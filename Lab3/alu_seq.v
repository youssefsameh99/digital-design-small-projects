==> flow/design.v <==
module alu(
input [3:0] A,B,
input[1:0] opcode,
input rst,clk,
output reg [7:0] out
);
reg [3:0] A_reg;
reg [3:0] B_reg;
reg opcode_reg;
wire [7:0] alu_out;
always @(posedge clk or posedge rst) begin
    if(rst) begin
        A_reg <= 0;
        B_reg <= 0;
        opcode_reg <= 0;
    end
    else begin
        A_reg <= A;
        B_reg <= B;
        opcode_reg <= opcode;
    end    
end
assign alu_out = (opcode == 2'b00) ? (A_reg + B_reg) : (opcode == 2'b01) ? (A_reg * B_reg) : (opcode == 2'b10) ? (A_reg | B_reg) : (A_reg & B_reg);
always @(posedge clk or posedge rst) begin
    if(rst) begin
        out <= 0;
    end
    else begin
        out <= alu_out ;
    end    
end
endmodule
; ---- Tool chain data of alu
; Tool output for the design above, in the order of the flow.
; Lines are those of the file above, counted from 1.
; Operators carry their Yosys type and port widths (W data, S select, Z words).
; Library cell names are shortened.
; Not given: --
[setup]
design = alu
clk_port = clk
library = sky130hd
corner = tt_025C_1v80

; ---- Elaborated design
; Yosys after proc, flatten, opt, wreduce and memory -nomap, before mapping. Enables and synchronous resets that opt folds into registers are not counted as muxes. Memory bits, and registers merged into a memory's read port (data or address), are not among the register bits. Print and check cells are not counted. Equal cells are merged and count once.
[bits]
output_inout_bits = 8
in_bits = 12
word_cells = 13
regBits = 16
[classes]
add_sub_neg = 1
equal = 2
n_mul = 1
bitwise = 2
reduce_logical = 1
muxes = 3
[op_table]
columns = operator, count
row1 = $mul A4 B4 Y8, 1
row2 = $mux W8, 2
row3 = $add A4 B4 Y5, 1
row4 = $and A4 B4 Y4, 1
row5 = $or A4 B4 Y4, 1
row6 = $mux W4, 1
row7 = $eq A2 B1 Y1 const B, 1
row8 = $eq A2 B2 Y1 const B, 1
row9 = $logic_not A2 Y1, 1

; ---- Depth
; Yosys ltp: most cells in a row. Word level: on the elaborated netlist, between registers, memories and ports. Mapped: between sequential cells and ports; inverters and the memories' decode and read muxes count.
[logic_depth]
depth_word = 4
abc_area = 0
mapped_depth = 10
ltp_nobuf = 10

; ---- Netlist
; Source: synth_stat.txt of the flow (Yosys; design flattened, memories mapped). It holds for the ABC_AREA given above (unset counts as 0); a run with the other value may have another netlist.
[types]
columns = cell_type, count, type_area_um2
row1 = dfrtp_1, 16, 400.384
row2 = ha_1, 20, 250.24
row3 = fa_1, 5, 100.096
row4 = inv_1, 18, 67.565
row5 = mux4_2, 3, 67.565
row6 = nor2_1, 12, 45.043
row7 = xnor2_1, 3, 26.275
row8 = a21o_1, 3, 22.522
row9 = mux2i_1, 2, 20.019
row10 = nand2_1, 5, 18.768
row11 = a211oi_1, 2, 15.014
row12 = nor3_1, 3, 15.014
row13 = a21oi_1, 2, 10.01
row14 = buf_2, 2, 10.01
row15 = o21ai_1, 2, 10.01
row16 = a21oi_2, 1, 8.758
row17 = a221oi_1, 1, 8.758
row18 = nor4b_1, 1, 8.758
; Other cell types: 6; their cells: 6.
[synth_totals]
mapped_area_um2 = 1147.4
stdcells = 107
ff_cells = 16
buf_cells = 2
seqArea_um2 = 400.4

; ---- Timing after synthesis
; OpenSTA on the mapped netlist: ideal clock, no wires. The path of least setup slack (recovery checks aside). Input and output delay are each 20% of the period. Register names are those of the netlist, which keeps one name where synthesis merged equal registers.
[synth_path]
path_kind = reg2reg
startpoint = register A_reg[0]
endpoint = register out[6]
arrival_time_ps = 2503
t_first_pin_ps = 0
path_buffers = 0
slack_ps = 32
stages = 10
path_delay_ps = 2628
setup_ps = 125
required_time_ps = 2535
clock_period_ps = 2660
period_less_setup_slack_ps = 2628
; "path_delay_ps" is the arrival time less input delay plus setup time.
; "stages" counts driving pins, that of a launching flip-flop among them; a cell with two outputs on the path counts twice.
; "period_less_setup_slack_ps" is the clock period less the worst setup slack; recovery checks do not enter. This is arithmetic on one report: input and output delays are still those of the set period (20% each).
; Between the ends stands the longest chain of elaborated cells between them, by number of cells; it is not shown to be the way that was timed. Of several equally long chains one is given.
; A line is the first line of the expression or statement that the cell stems from. Yosys adds cells for indexed reads and writes and turns some case tables into memories.
[synth_between]
cell_sequence = dfrtp_1 nand2_1 fa_1 inv_1 fa_1 fa_1 a21o_1 a21oi_1 xor2_1 nor2_1
elab_chain_len = 3
cells_between = 3
cone_lines = 1
cone_classes = mul: 1; mux: 2
[synth_rtl]
columns = element, line
row1 = start: declaration, 7  ; reg [3:0] A_reg;
row2 = start: assignment, 13  ; A_reg <= 0;
row3 = start: assignment, 18  ; A_reg <= A;
row4 = $mul A4 B4 Y8, 23  ; assign alu_out = (opcode == 2'b00) ? (A_reg + B_reg) : (opcode == 2'b01) ? (A_reg * B_reg) : (opcode == 2'b10) ...
row5 = $mux W8 (2 in a row), 23
row6 = end: assignment, 26  ; out <= 0;
row7 = end: assignment, 29  ; out <= alu_out ;
row8 = end: declaration, 5  ; output reg [7:0] out

Ticket comment

Design alu on sky130hd. What follows are 2 stored runs of the flow, each under its own settings; their order means nothing. The constraints put input and output delay at 20% of the set period each and load the outputs with 0.01 pF.

# run 1
==> flow/run.sh <==
#!/bin/bash
# the make line also repeats the synthesis and layout settings of config.mk as NAME=value (left out here)
make -C /OpenROAD-flow-scripts/flow DESIGN_CONFIG=/design/flow/config.mk WORK_HOME=/design/flow/orfs CLKGATE_MAP_FILE= finish
==> flow/config.mk <==
export PLATFORM = sky130hd
export DESIGN_NAME = alu
export DESIGN_NICKNAME = alu
export VERILOG_FILES = /design/flow/design.v
export SDC_FILE = /design/flow/constraint.sdc
export NUM_CORES = 4
export LEC_CHECK = 0
export ABC_AREA = 0
export CAP_MARGIN = 20
export CORE_MARGIN = 2
export CORE_UTILIZATION = 67
export CTS_CLUSTER_DIAMETER = 269
export CTS_CLUSTER_SIZE = 65
export GPL_TIMING_DRIVEN = 1
export MAX_ROUTING_LAYER = met4
export PLACE_DENSITY_LB_ADDON = 0.06
export SLEW_MARGIN = 20
==> flow/constraint.sdc <==
create_clock -name core_clock -period 2.26 [get_ports {clk}]
set_input_delay 0.4520 -clock core_clock [delete_from_list [all_inputs] [get_ports {clk}]]
set_output_delay 0.4520 -clock core_clock [all_outputs]
set_load 0.01 [all_outputs]

==> run 1: results <==
outcome="unfinished; error DPL-0038 in clock tree synthesis"

# run 2
==> flow/run.sh <==
#!/bin/bash
# the make line also repeats the synthesis and layout settings of config.mk as NAME=value (left out here)
make -C /OpenROAD-flow-scripts/flow DESIGN_CONFIG=/design/flow/config.mk WORK_HOME=/design/flow/orfs CLKGATE_MAP_FILE= finish
==> flow/config.mk <==
export PLATFORM = sky130hd
export DESIGN_NAME = alu
export DESIGN_NICKNAME = alu
export VERILOG_FILES = /design/flow/design.v
export SDC_FILE = /design/flow/constraint.sdc
export NUM_CORES = 4
export LEC_CHECK = 0
export CAP_MARGIN = 20
export CELL_PAD_IN_SITES_DETAIL_PLACEMENT = 0
export CORE_ASPECT_RATIO = 0.62
export CORE_MARGIN = 2
export CORE_UTILIZATION = 67
export CTS_CLUSTER_DIAMETER = 24
export SETUP_SLACK_MARGIN = -0.02
export SLEW_MARGIN = 20
export TNS_END_PERCENT = 10
==> flow/constraint.sdc <==
create_clock -name core_clock -period 2.37 [get_ports {clk}]
set_input_delay 0.4740 -clock core_clock [delete_from_list [all_inputs] [get_ports {clk}]]
set_output_delay 0.4740 -clock core_clock [all_outputs]
set_load 0.01 [all_outputs]

==> run 2: results <==
outcome="unfinished; error DPL-0038 in clock tree synthesis"
